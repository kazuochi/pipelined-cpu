==> flow/design.v <==
`timescale 1ns / 1ps
module Fetch_Unit (
				input clk,
				input init,
				input halt,
				input [15:0] pc_in,
				output [15:0] pc_out,
				output [8:0] fetched_instruction,
				input branch,
				input taken,
				input jump_sign,
				input [15:0] target,
				input pc_write
			);
reg [15:0] next_pc = 0;
reg initialized;
initial 
begin
	next_pc = 0;
	initialized = 0;
end
assign pc_out = next_pc;
InstructionROM2 rom(
	.clk(clk),
	.pc(pc_out),
	.instruction(fetched_instruction)
);
always @(posedge clk)
begin
	if(init && !initialized)
	begin
		next_pc = 0;
		initialized = 1;
	end
	if(pc_write)   
	begin
		if (branch == 1 && taken == 1)
		begin
			if(jump_sign)
			begin
				next_pc = next_pc + target - 1;  
			end
			else
			begin
				next_pc = next_pc - target - 1;
			end
		end
		else
		begin
			next_pc = pc_in + 1;
		end
	end
	if(halt)
	begin
		next_pc = -1;
	end
end
endmodule
`timescale 1ns / 1ps
module InstructionROM2(
	input clk,
   input [15:0]pc, 
	output [8:0] instruction);
reg [8:0]_instOut;
assign instruction = _instOut;
parameter
		add			= 5'b00000,
		sub    		= 5'b00001,
		mv				= 5'b00010,
		mvToAdr    	= 5'b00011,
		mvAdr			= 5'b00100,
		rsAdr			= 5'b00101,
		seti			= 5'b00110,
		mvMath		= 5'b00111,
		mvToMath		= 5'b01000,
		mathToAdr	= 5'b01001,
		setReg		= 5'b01010,
		setCnt		= 5'b01011,
		mvCnt		   = 5'b01100,
		mvToCnt		= 5'b01101,
		rsCnt			= 5'b01110,
		be				= 5'b01111,
		bne			= 5'b10000,
		bez			= 5'b10001,
		bltz		   = 5'b10010,
		bgte			= 5'b10011,
		evu			= 5'b10100,
		evl			= 5'b10101,
		ld				= 5'b10110,
		st		   	= 5'b10111,
		jump			= 5'b11000,
		zeroReg		= 5'b11001,
		halt			= 5'b11010,
		toBeDefined	= 5'b11011;
always @ (*)
begin
    case(pc)
	     0:  begin _instOut={toBeDefined, 4'b0000}; end
        1:  begin _instOut={seti,			4'b0000}; end
        2:  begin _instOut={mathToAdr,		4'b0000}; end
		  3:  begin _instOut={zeroReg,		4'b0000}; end
		  4:  begin _instOut={ld,				4'b0010}; end
		  5:  begin _instOut={mv,				4'b1001}; end
		  6:  begin _instOut={seti,			4'b0001}; end
		  7:  begin _instOut={sub,				4'b0110}; end
		  8:  begin _instOut={mv,				4'b1011}; end
		  9:  begin _instOut={rsAdr,			4'b0001}; end
		  10: begin _instOut={seti,			4'b1000}; end
		  11: begin _instOut={mathToAdr,		4'b0000}; end
		  12: begin _instOut={seti,			4'b0001}; end
		  13: begin _instOut={mathToAdr,		4'b0100}; end
		  14: begin _instOut={bez,				4'b1100}; end		
		  15: begin _instOut={rsAdr,			4'b0001}; end
		  16: begin _instOut={seti,			4'b1001}; end
		  17: begin _instOut={mathToAdr,		4'b0000}; end
		  18: begin _instOut={bez,				4'b1000}; end
		  19: begin _instOut={mvToMath,		4'b0000}; end
		  20: begin _instOut={add,				4'b0100}; end
		  21: begin _instOut={seti,			4'b0001}; end
		  22: begin _instOut={sub,				4'b1010}; end
		  23: begin _instOut={rsAdr,			4'b0000}; end
		  24: begin _instOut={seti,			4'b1011}; end
		  25: begin _instOut={mathToAdr,		4'b0000}; end
		  26: begin _instOut={jump,			4'b0000}; end
		  27: begin _instOut={mv,				4'b0001}; end
		  28: begin _instOut={zeroReg,		4'b0000}; end
		  29: begin _instOut={seti,			4'b0001}; end
		  30: begin _instOut={sub,				4'b1111}; end
		  31: begin _instOut={mv,				4'b1110}; end
		  32: begin _instOut={rsAdr,			4'b0000}; end
		  33: begin _instOut={seti,			4'b1100}; end
		  34: begin _instOut={mathToAdr,		4'b0000}; end
		  35: begin _instOut={seti,			4'b0001}; end
		  36: begin _instOut={mathToAdr,		4'b0100}; end
		  37: begin _instOut={jump,			4'b0000}; end
		  38: begin _instOut={rsAdr,			4'b0001}; end
		  39: begin _instOut={seti,			4'b1111}; end
		  40: begin _instOut={mathToAdr,		4'b0000}; end
		  41: begin _instOut={zeroReg,		4'b0000}; end
		  42: begin _instOut={st,				4'b0001}; end		  
        default: begin _instOut={halt,			4'b0000}; end  
    endcase
end
endmodule
### From RTL to reports: Fetch_Unit

Tool output for the design above, in the order of the flow.
Line numbers count from 1 in the design file above.
Cell names lack the library's common part.
A cell with - has no value.

| set-up | value |
|---|---|
| top module | Fetch_Unit |
| clock input | clk |
| cell library | sky130hd |
| timing corner | tt_025C_1v80 |

### Word-level counts

Counts by Yosys on the flattened word-level netlist (proc, flatten, opt, wreduce; memories kept). Register bits leave out memories and registers merged into their read ports (data or address); mux counts leave out enables and synchronous resets folded into registers. Print and check cells are left out. Cells with the same type and inputs are merged into one.
Memory sizes are those after Yosys's memory passes, which may raise the word count (mostly to a power of two), join words into wider ones and drop unused or constant bits.

| cells by class | value |
|---|---|
| reductions and logical operators | 4 |
| add/sub/neg operators | 5 |
| multiplexer cells | 5 |

Operators with widths:

| operator | number |
|---|---|
| 16-bit 2-to-1 mux | 4 |
| 16-bit by 1-bit adder with 16-bit output with constant B | 1 |
| 16-bit by 1-bit subtractor with 16-bit output with constant B | 1 |
| 16-bit adder | 1 |
| 16-bit subtractor | 1 |
| 16-bit by 2-bit subtractor with 16-bit output with constant B | 1 |
| 10-bit zero test | 1 |
| 9-bit 2-to-1 mux | 1 |
| 1-bit logical AND | 2 |
| 1-bit zero test | 1 |

| word-level totals | value |
|---|---|
| memories kept | 1 |
| bits in read-only memories | 576 |
| input port bits | 39 |
| register bits after elaboration | 17 |
| cells after elaboration | 17 |

Memory list:

| memory | words | bits a word | rd ports | wr ports | RTL line | source |
|---|---|---|---|---|---|---|
| (no name shown) | 64 | 9 | 1 | 0 | 97 | `case(pc)` |

### Longest topological paths

Depth = most cells in a row (Yosys ltp): at word level without a register or memory, in the mapped netlist without a sequential cell, where the memories' decode and read muxes count.

| logic depth | value |
|---|---|
| depth after elaboration | 8 |
| ABC_AREA | 0 |
| gate-level depth with buffers | 16 |
| depth with buffers taken out | 14 |

### Mapped cells and area

Source: synth_stat.txt of the flow (Yosys; design flattened, memories mapped). It holds for the ABC_AREA given above (unset counts as 0); a run with the other value may have another netlist.
The area totals of this step are shown rounded.

Cells by type:

| cell | number | area in all (µm²) |
|---|---|---|
| ha_1 | 51 | 638.112 |
| dfxtp_1 | 16 | 320.307 |
| inv_1 | 74 | 277.766 |
| nor2_1 | 64 | 240.23 |
| xnor2_1 | 25 | 218.96 |
| nand2_1 | 52 | 195.187 |
| a21oi_1 | 38 | 190.182 |
| xor2_1 | 16 | 140.134 |
| o21ai_0 | 25 | 125.12 |
| a211o_1 | 11 | 96.342 |
| nor3_1 | 18 | 90.086 |
| nand3_1 | 17 | 85.082 |
| a211oi_1 | 10 | 75.072 |
| clkbuf_1 | 18 | 67.565 |
| nor2b_1 | 8 | 50.048 |
| a21o_1 | 6 | 45.043 |
| o211ai_1 | 6 | 45.043 |
| o221ai_1 | 5 | 43.792 |

Not listed: further types 46, cells in them 100.

| mapped netlist | value |
|---|---|
| cells in the netlist | 560 |
| buffers | 23 |
| flip-flops | 17 |
| chip area (Yosys) | 3750 µm² |

By module: a second synthesis without flattening, with its own total; a netlist apart from the flattened one above.

| unflattened totals | value |
|---|---|
| cell total of the unflattened synthesis | 559 |
| area (unflattened synthesis) | 4030 µm² |

Each row is one instance without its submodules.

Modules:

| module | area (µm²) | cells | instances |
|---|---|---|---|
| Fetch_Unit | 3100 | 428 | 1 |
| InstructionROM2 | 925 | 131 | 1 |

### Path before layout

Source: OpenSTA report_checks on the synthesized netlist (no wires, ideal clock, input and output delay 20% of the period each), path of least setup slack; recovery checks are left aside. Register names are those of the netlist, which keeps one name where synthesis merged equal registers.

| timing after synthesis | value |
|---|---|
| kind | input to register |
| from | input port init |
| to | register next_pc[8] |
| period | 5.73 ns |
| external input delay | 1.146 ns |
| path delay | 2.917 ns |
| path buffers | 2 |
| time at the first pin | 1.146 ns |
| setup time | 0.119 ns |
| arrival | 3.944 ns |
| stages | 14 |
| slack | 1.668 ns |
| period reached after synthesis | 4.062 ns |

"path delay" = arrival - input delay + setup time.
"stages": output pins that drive a net of the path, with the launching flip-flop's if there is one; two outputs of one cell count as two.
"period reached after synthesis" = period - worst setup slack (recovery checks aside). The figure is calculated, with input and output delays left at 20% of the set period.
Between the ends stands the longest chain of elaborated cells between them, by number of cells; it is not shown to be the way that was timed. Of several equally long chains one is given.
A line is the first line of the expression or statement that the cell stems from. Yosys adds cells for indexed reads and writes and turns some case tables into memories.
A register here has more assigning lines than the two given.

| between the ends, after synthesis | value |
|---|---|
| path through | nand2b_1 > clkbuf_1 > clkbuf_1 > nand2_1 > ha_1 > inv_1 > ha_1 > a21o_1 > a31o_1 > a221o_1 > or3_1 > a31oi_1 > xnor2_1 > o21ai_1 |
| cells in the longest elaborated chain | 7 |
| elaborated cells between the ends (all ways) | 9 |
| source lines of those cells | 6 |
| classes of those cells | add/sub: 4; mux: 4; reduce/logical: 1 |

Ends and longest elaborated chain, after synthesis:

| what | RTL line | source |
|---|---|---|
| from (decl) | 4 | `input init,` |
| 1-bit logical AND | 30 | `if(init && !initialized)` |
| 16-bit 2-to-1 mux | 30 |  |
| 16-bit subtractor | 45 |  |
| 16-bit by 2-bit subtractor with 16-bit output | 45 |  |
| 16-bit 2-to-1 mux | 39 | `if(jump_sign)` |
| 16-bit 2-to-1 mux | 37 | `if (branch == 1 && taken == 1)` |
| 16-bit 2-to-1 mux | 35 | `if(pc_write)` |
| to (assign) | 41 |  |
| to (assign) | 45 |  |
| to (decl) | 15 | `reg [15:0] next_pc = 0;` |

### Path in the finished layout

Path of least setup slack in the final report of job 1 (OpenROAD, finished layout, wires in). Where an end is a register, its clock arrival counts in the times.

| timing post-layout | value |
|---|---|
| kind | input to register |
| from | input port init |
| to | register next_pc[12] |
| slack | 0.47 ns |
| path buffers | 3 |
| setup time | 0.11 ns |
| period | 4.21 ns |
| time at the first pin | 0.84 ns |
| arrival | 3.89 ns |
| stages | 15 |
| external input delay | 0.84 ns |

Between the ends stands the longest chain of elaborated cells between them, by number of cells; it is not shown to be the way that was timed. Of several equally long chains one is given.
A register here has more assigning lines than the two given.

| between the ends, post-layout | value |
|---|---|
| path through | clkdlybuf4s50_1 > nand2b_1 > buf_8 > clkbuf_16 > nand2_4 > ha_4 > inv_2 > ha_4 > a21o_1 > a31o_1 > a221o_1 > o211ai_1 > nand3_1 > nor3b_1 > a211o_1 |
| cells in the longest elaborated chain | 7 |
| elaborated cells between the ends (all ways) | 9 |
| source lines of those cells | 6 |
| classes of those cells | add/sub: 4; mux: 4; reduce/logical: 1 |

Ends and longest elaborated chain, post-layout:

| what | RTL line | source |
|---|---|---|
| from (decl) | 4 | `input init,` |
| 1-bit logical AND | 30 | `if(init && !initialized)` |
| 16-bit 2-to-1 mux | 30 |  |
| 16-bit subtractor | 45 |  |
| 16-bit by 2-bit subtractor with 16-bit output | 45 |  |
| 16-bit 2-to-1 mux | 39 | `if(jump_sign)` |
| 16-bit 2-to-1 mux | 37 | `if (branch == 1 && taken == 1)` |
| 16-bit 2-to-1 mux | 35 | `if(pc_write)` |
| to (assign) | 41 |  |
| to (assign) | 45 |  |
| to (decl) | 15 | `reg [15:0] next_pc = 0;` |

Stored flow runs of Fetch_Unit (2 of them; Yosys, OpenROAD, sky130hd). They differ in their settings and are not a sequence. Constraints: input delay and output delay 20% of the set period each, output load 0.01 pF.
By "clock period reached" is meant the clock period of the run minus its worst setup slack. This is arithmetic on one report: input and output delays are still those of the set period (20% each).
"worst path time": the worst setup path's part of the clock period (all of it between registers, 20% less for each end at a port) less its slack. A launch clock that arrives late makes it longer, a capture clock that arrives late makes it shorter.
"power" is the tool's figure for a default switching activity; nothing was simulated.
The measured numbers are rounded.
Among the settings, -- means not set for that run.
Results: -- = not shown.

| stored run | period_ns | CORE_UTILIZATION | SETUP_SLACK_MARGIN | PLACE_DENSITY_LB_ADDON | HOLD_SLACK_MARGIN | CORE_ASPECT_RATIO | CORE_MARGIN | TNS_END_PERCENT | GPL_TIMING_DRIVEN | SLEW_MARGIN | CAP_MARGIN | CELL_PAD_IN_SITES_DETAIL_PLACEMENT | CTS_CLUSTER_SIZE | MAX_ROUTING_LAYER | std-cell area (final layout) (µm²) | clock period reached (ns) | worst path time (ns) | worst setup path kind | chip area in the Yosys report (µm²) | utilization of the finished layout | setup slack of the worst path (ns) | overall die area (µm²) | power (uW) |
|---|---|---|---|---|---|---|---|---|---|---|---|---|---|---|---|---|---|---|---|---|---|---|---|
| job 1 | 4.21 | 40 | 0.34 | 0.16 | -0.09 | 1.06 | 7 | 30 | 0 | 0 | 20 | -- | -- | -- | 4720 | 3.743 | 2.90 | input to register | 3750 | 0.516 | 0.467 | 12300 | 1140 |
| job 2 | 3.1 | 54 | -- | 0.18 | -- | -- | 2 | -- | -- | 30 | 40 | 1 | 93 | met4 | -- | -- | -- | -- | -- | -- | -- | -- | -- |

Job 2: no final report: placement broke off with DPL-0033
