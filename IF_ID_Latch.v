==> flow/design.v <==
`timescale 1ns / 1ps
module IF_ID_Latch
(
	input clk,
	input write,
	input [4:0] writeReg,
	input [3:0] readReg0,
	input [3:0] readReg1,
	input [1:0] regToMem,
	input move,
	input immediate,
	input [1:0] quarter,
	input [3:0]ALU_operation,
	input ReadMem,
	input WriteMem,
	input jump_sign,
	input branch,
	output o_write,
	output [4:0] o_writeReg,
	output [3:0] o_readReg0,
	output [3:0] o_readReg1,
	output [1:0] o_regToMem,
	output o_move,
	output o_immediate,
	output [1:0] o_quarter,
	output [3:0] o_ALU_operation,
	output o_ReadMem,
	output o_WriteMem,
	output o_jump_sign,
	output o_branch,
	input hazard_detected
 );
 reg _write, _move, _immediate, _ReadMem, _WriteMem, _jump_sign, _branch, __write, __move, __immediate, __ReadMem, __WriteMem, __jump_sign, __branch;
 reg [3:0]  _readReg0, _readReg1, _ALU_operation, __readReg0, __readReg1, __ALU_operation;
 reg [4:0] _writeReg,__writeReg;
 reg [1:0] _regToMem, __regToMem,__quarter,_quarter;
 integer _dynamic_count;
 integer _cycle_count;
 initial begin
 _dynamic_count = 0;
 _cycle_count = 0;
 end
 assign o_write 			= 	__write;
 assign o_writeReg 		= 	__writeReg;
 assign o_readReg0 		= 	__readReg0; 
 assign o_readReg1 		= 	__readReg1;
 assign o_regToMem 		= 	__regToMem;
 assign o_move 			= 	__move;
 assign o_immediate 		= 	__immediate;
 assign o_quarter 		= 	__quarter;
 assign o_ALU_operation	=	__ALU_operation;
 assign o_ReadMem			=	__ReadMem;
 assign o_WriteMem		=	__WriteMem;
 assign o_jump_sign     =  __jump_sign;
 assign o_branch        =  __branch;
 always @(negedge clk) begin
	if(hazard_detected)
		begin
			_cycle_count   = _cycle_count + 1;
			_write			= 0;
			_move				= 0;
			_immediate		= 0;
			_quarter			= 0;
			_ReadMem			= 0;
			_WriteMem		= 0;
			_writeReg		= 5'b11111;
			_readReg0		= 0;
			_readReg1		= 0;
			_ALU_operation	= 0;
			_regToMem      = 0;
			_jump_sign     = 0;
			_branch        = 0;
		end
	else
		begin
		   _cycle_count   = _cycle_count + 1;
		 	_dynamic_count = _dynamic_count + 1;
			_write			= write;
			_move				= move;
			_immediate		= immediate;
			_quarter			= quarter;
			_ReadMem			= ReadMem;
			_WriteMem		= WriteMem;
			_writeReg		= writeReg;
			_readReg0		= readReg0;
			_readReg1		= readReg1;
			_ALU_operation	= ALU_operation;
			_regToMem      = regToMem;
			_jump_sign     = jump_sign;
			_branch        = branch;
		end
 end
 always @(posedge clk) begin
		__write			= _write;
		__move			= _move;
		__immediate		= _immediate;
		__quarter		= _quarter;
		__ReadMem		= _ReadMem;
		__WriteMem		= _WriteMem;
		__writeReg		= _writeReg;
		__readReg0		= _readReg0;
		__readReg1		= _readReg1;
		__ALU_operation= _ALU_operation;
		__regToMem     = _regToMem;
		__jump_sign    = _jump_sign;
		__branch       = _branch;
 end
endmodule
# == Tool chain data of IF_ID_Latch ==
# What the tools print for IF_ID_Latch, step after step.
# Lines are those of the file above, counted from 1.
# Operators: Yosys type, input widths -> output width; for muxes data width and select width s.
# A cell with n/a has no value.
# setup
top,IF_ID_Latch
clock,clk
lib,sky130hd
corner,tt_025C_1v80

# == After elaboration ==
# Yosys after proc, flatten, opt, wreduce and memory -nomap, before mapping. Enables and synchronous resets that opt folds into registers are not counted as muxes. Memory bits, and registers merged into a memory's read port (data or address), are not among the register bits. Print and check cells are not counted. Equal cells are merged and count once.
# word_totals
register_bits,56
in_bits,30
output_inout_bits,28
elab_cells,26

# == Longest topological paths ==
# Longest topological path by Yosys (ltp), each cell counted once; first at word level (registers and memories cut), then after technology mapping (sequential cells cut; the memories' decode and read muxes count).
# depth
word_depth,0
ABC_AREA,0
ltp_mapped,2
depth_no_buf,1

# == After synthesis ==
# Yosys stat after the flow's synthesis: flattened, memories mapped to cells. It holds for the ABC_AREA given above (unset counts as 0); a run with the other value may have another netlist.
# synth_totals
stdcells,87
yosys_area_um2,1326.3
sequential_area_um2,1121.1
ffs,56
buffers,2
# types
cell_type,n,type_area_um2
sky130_fd_sc_hd__dfxtp_1,56,1.12E+03
sky130_fd_sc_hd__nor2b_1,17,106.352
sky130_fd_sc_hd__and2b_1,6,45.043
sky130_fd_sc_hd__or2_1,5,31.28
sky130_fd_sc_hd__buf_6,1,11.261
sky130_fd_sc_hd__buf_4,1,7.507
sky130_fd_sc_hd__inv_1,1,3.754

# Stored flow runs of IF_ID_Latch (2 of them; Yosys, OpenROAD, sky130hd). They differ in their settings and are not a sequence. Constraints: input delay and output delay 20% of the set period each, output load 0.01 pF.
# "power.total_mw" is the tool's figure for a default switching activity; nothing was simulated.
# A setting shown as n/a is not set for that run.
# Among the results, n/a means that no value is shown for the run.
item,flow run A,flow run B
period_ns,1.5,1.47
CORE_UTILIZATION,69,17
SETUP_SLACK_MARGIN,0.37,0.29
PLACE_DENSITY_LB_ADDON,0.19,0.0
CORE_ASPECT_RATIO,0.92,n/a
CORE_MARGIN,3,2
CELL_PAD_IN_SITES_GLOBAL_PLACEMENT,3,n/a
CTS_CLUSTER_SIZE,95,n/a
CAP_MARGIN,5,40
SLEW_MARGIN,35,0
MAX_ROUTING_LAYER,met5,n/a
ABC_AREA,n/a,1
yosys_chip_area_um2,n/a,1361.3
power.total_mw,n/a,3.035
dieArea_um2,n/a,8739.5
fin_ws_ns,n/a,0.298
total_negative_slack_ns,n/a,0.000
finalCellArea_um2,n/a,2227.1
hold_ws_ns,n/a,0.893
# Flow run A: stopped before the end: placement reported FLW-0024
